==> flow/design.v <==
package constants_pkg;
typedef enum logic [1:0] {
    ADD = 2'b00,
    SUB = 2'b01,
    AND = 2'b10,
    OR =  2'b11
} aluSel_e  ;
endpackage
module fetch #(
    parameter int DWIDTH=32,
    parameter int AWIDTH=32,
    parameter int BASEADDR=32'h01000000
    )(
	input logic clk,
	input logic rst,
	output logic [AWIDTH - 1:0] pc_o,
    output logic [DWIDTH - 1:0] insn_o
);
    logic [AWIDTH - 1:0] pc_q = BASEADDR;
    always_comb begin
        pc_o   = pc_q;
        insn_o = '0;  
    end
    always_ff @(posedge clk) begin
        if (rst) begin
            pc_q <= BASEADDR;
        end
        else begin
            pc_q <= pc_q + 32'd4;
        end
    end
endmodule : fetch
* Step by step through the tools: fetch
Tool output for the design above, in the order of the flow. Lines are those of the file above, counted from 1. A cell with n/a has no value.
Inputs: top module fetch, clock port clk, library sky130hd, library corner tt_025C_1v80

* After elaboration
Source: Yosys, flattened and elaborated, memories not mapped. Widths are those after wreduce; folded enables and synchronous resets count as part of the registers. Registers that Yosys merges into a memory's read port (data or address) are not register bits. Print and check cells do not count. Equal cells are merged and count once.
Bit counts: elaborated cells 2, register bits after elaboration 32, bits of input ports 2
Operators by class: add/subtract/negate cells 1
Operators with widths (number):
- 32-bit by 3-bit adder with 32-bit output with constant B | 1

* Depth
Longest topological path by Yosys (ltp), each cell counted once; first at word level (registers and memories cut), then after technology mapping (sequential cells cut; the memories' decode and read muxes count).
Logic depth: depth in word-level cells 1, ABC_AREA 0, depth in mapped cells 6

* After synthesis
Yosys stat after the flow's synthesis: flattened, memories mapped to cells. It holds for the ABC_AREA given above (unset counts as 0); a run with the other value may have another netlist. Totals and module areas in this step are rounded.
Mapped netlist: standard cells after synthesis 197, chip area (Yosys) 1698 sq um, flip-flops 30
Cells by type:
- sky130_fd_sc_hd__dfxtp_1 | number 30, area in all 600.576 sq um
- sky130_fd_sc_hd__buf_4 | number 35, area in all 262.752 sq um
- sky130_fd_sc_hd__nand4_1 | number 14, area in all 87.584 sq um
- sky130_fd_sc_hd__nor2_1 | number 20, area in all 75.072 sq um
- sky130_fd_sc_hd__xor2_1 | number 8, area in all 70.067 sq um
- sky130_fd_sc_hd__a21oi_1 | number 12, area in all 60.058 sq um
- sky130_fd_sc_hd__and4_1 | number 5, area in all 43.792 sq um
- sky130_fd_sc_hd__a31o_2 | number 4, area in all 35.034 sq um
- sky130_fd_sc_hd__xnor2_1 | number 4, area in all 35.034 sq um
- sky130_fd_sc_hd__mux2_2 | number 3, area in all 33.782 sq um
- sky130_fd_sc_hd__nand3_1 | number 6, area in all 30.029 sq um
- sky130_fd_sc_hd__o21ai_0 | number 6, area in all 30.029 sq um
- sky130_fd_sc_hd__and3_1 | number 4, area in all 25.024 sq um
- sky130_fd_sc_hd__nand4_2 | number 2, area in all 25.024 sq um
- sky130_fd_sc_hd__nor2b_1 | number 4, area in all 25.024 sq um
- sky130_fd_sc_hd__or3_1 | number 4, area in all 25.024 sq um
- sky130_fd_sc_hd__o31ai_1 | number 3, area in all 22.522 sq um
- sky130_fd_sc_hd__or4_1 | number 3, area in all 22.522 sq um
Not listed: further types 17, cells in them 30.

* Worst setup path after synthesis
Source: OpenSTA report_checks on the synthesized netlist (no wires, ideal clock, input and output delay 20% of the period each), path of least setup slack; recovery checks are left aside. Register names are those of the netlist, which keeps one name where synthesis merged equal registers.
Path after synthesis: kind reg2reg, start register pc_q[2], end register pc_q[30], launch time at the first pin 0 ps, path delay 1849 ps, library setup time 121 ps, driving pins on the path 6, data required time 1949 ps, slack 221 ps, period 2070 ps, data arrival time 1728 ps, period reached after synthesis 1849 ps
"path delay" is the arrival time less input delay plus setup time. "driving pins on the path" counts driving pins, that of a launching flip-flop among them; a cell with two outputs on the path counts twice. "period reached after synthesis" is the clock period less the worst setup slack; recovery checks do not enter. This is arithmetic on one report: input and output delays are still those of the set period (20% each). The rows between start and end are the longest chain of elaborated cells between them; the timing report does not say that the signal goes this way. Where chains are equally long, one stands for them. A line is the first line of the expression or statement that the cell stems from. Yosys adds cells for indexed reads and writes and turns some case tables into memories.
Between the ends, after synthesis: path through sky130_fd_sc_hd__dfxtp_1 sky130_fd_sc_hd__ha_1 sky130_fd_sc_hd__nand4_1 sky130_fd_sc_hd__or4_4 sky130_fd_sc_hd__nor4_2 sky130_fd_sc_hd__mux2_2, cells in the longest elaborated chain 1, elaborated cells between the ends (all ways) 1, RTL lines with such cells 1
Ends and longest elaborated chain, after synthesis:
- from (decl) | line 19 | logic [AWIDTH - 1:0] pc_q = BASEADDR;
- from (assign) | line 26 | pc_q <= BASEADDR;
- from (assign) | line 29 | pc_q <= pc_q + 32'd4;
- 32-bit by 3-bit adder with 32-bit output | line 29
- to (assign) | line 26
- to (assign) | line 29
- to (decl) | line 19

* Worst path after layout
Path of least setup slack in the final report of flow run 1 (OpenROAD, finished layout, wires in). Where an end is a register, its clock arrival counts in the times. The report prints the path's times to 10 ps; the period is as set.
Path post-layout: kind reg2reg, start register pc_q[11], end register pc_q[30], data required time 2330 ps, library setup time 110 ps, slack 440 ps, launch time at the first pin 280 ps, driving pins on the path 5, period 2160 ps, data arrival time 1890 ps
The rows between start and end are the longest chain of elaborated cells between them; the timing report does not say that the signal goes this way. Where chains are equally long, one stands for them.
Between the ends, post-layout: path through sky130_fd_sc_hd__dfxtp_4 sky130_fd_sc_hd__nand4_1 sky130_fd_sc_hd__or4_4 sky130_fd_sc_hd__nor4_4 sky130_fd_sc_hd__mux2_2, cells in the longest elaborated chain 1, elaborated cells between the ends (all ways) 1, RTL lines with such cells 1
Ends and longest elaborated chain, post-layout:
- from (decl) | line 19 | logic [AWIDTH - 1:0] pc_q = BASEADDR;
- from (assign) | line 26 | pc_q <= BASEADDR;
- from (assign) | line 29 | pc_q <= pc_q + 32'd4;
- 32-bit by 3-bit adder with 32-bit output | line 29
- to (assign) | line 26
- to (assign) | line 29
- to (decl) | line 19

fetch through Yosys and OpenROAD on sky130hd: 2 stored runs, unordered, with their settings and measured results. The constraints put input and output delay at 20% of the set period each and load the outputs with 0.01 pF.
By "achieved clock period" is meant the clock period of the run minus its worst setup slack. This is arithmetic on one report: input and output delays are still those of the set period (20% each).
"critical path time" is the time allowed to the run's worst setup path (the clock period less input and output delay, where it has them) less its slack. Clock arrival times count: a late capture clock shortens it, a late launch clock lengthens it.
"critical path time" is given in steps of 10 ps.
The measured numbers are rounded.

[flow run 1] flow files
==> flow/run.sh <==
#!/bin/bash
# the make line also repeats the synthesis and layout settings of config.mk as NAME=value (left out here)
make -C /OpenROAD-flow-scripts/flow DESIGN_CONFIG=/design/flow/config.mk WORK_HOME=/design/flow/orfs CLKGATE_MAP_FILE= finish
==> flow/config.mk <==
export PLATFORM = sky130hd
export DESIGN_NAME = fetch
export DESIGN_NICKNAME = fetch
export VERILOG_FILES = /design/flow/design.v
export SDC_FILE = /design/flow/constraint.sdc
export NUM_CORES = 4
export LEC_CHECK = 0
export CAP_MARGIN = 20
export CORE_MARGIN = 2
export CORE_UTILIZATION = 40
export SETUP_SLACK_MARGIN = 0.61
export SLEW_MARGIN = 20
==> flow/constraint.sdc <==
create_clock -name core_clock -period 2.16 [get_ports {clk}]
set_input_delay 0.4320 -clock core_clock [delete_from_list [all_inputs] [get_ports {clk}]]
set_output_delay 0.4320 -clock core_clock [all_outputs]
set_load 0.01 [all_outputs]

[flow run 1] result: mapped cell area after synthesis 1,698 sq um; total die area 4,782 sq um; standard-cell area of the final layout 2,315 sq um; worst setup slack after layout 438 ps; achieved clock period 1,722 ps; critical path time 1,720 ps; worst path kind reg2reg

[flow run 2] flow files
==> flow/run.sh <==
#!/bin/bash
# the make line also repeats the synthesis and layout settings of config.mk as NAME=value (left out here)
make -C /OpenROAD-flow-scripts/flow DESIGN_CONFIG=/design/flow/config.mk WORK_HOME=/design/flow/orfs CLKGATE_MAP_FILE= finish
==> flow/config.mk <==
export PLATFORM = sky130hd
export DESIGN_NAME = fetch
export DESIGN_NICKNAME = fetch
export VERILOG_FILES = /design/flow/design.v
export SDC_FILE = /design/flow/constraint.sdc
export NUM_CORES = 4
export LEC_CHECK = 0
export CAP_MARGIN = 15
export CELL_PAD_IN_SITES_GLOBAL_PLACEMENT = 1
export CORE_MARGIN = 2
export CORE_UTILIZATION = 15
export GPL_ROUTABILITY_DRIVEN = 0
export PLACE_DENSITY_LB_ADDON = 0.01
export SLEW_MARGIN = 20
==> flow/constraint.sdc <==
create_clock -name core_clock -period 1.2 [get_ports {clk}]
set_input_delay 0.2400 -clock core_clock [delete_from_list [all_inputs] [get_ports {clk}]]
set_output_delay 0.2400 -clock core_clock [all_outputs]
set_load 0.01 [all_outputs]

[flow run 2] result: mapped cell area after synthesis 1,698 sq um; total die area 12,190 sq um; standard-cell area of the final layout 2,978 sq um; worst setup slack after layout -515 ps; achieved clock period 1,715 ps; critical path time 1,710 ps; worst path kind reg2reg
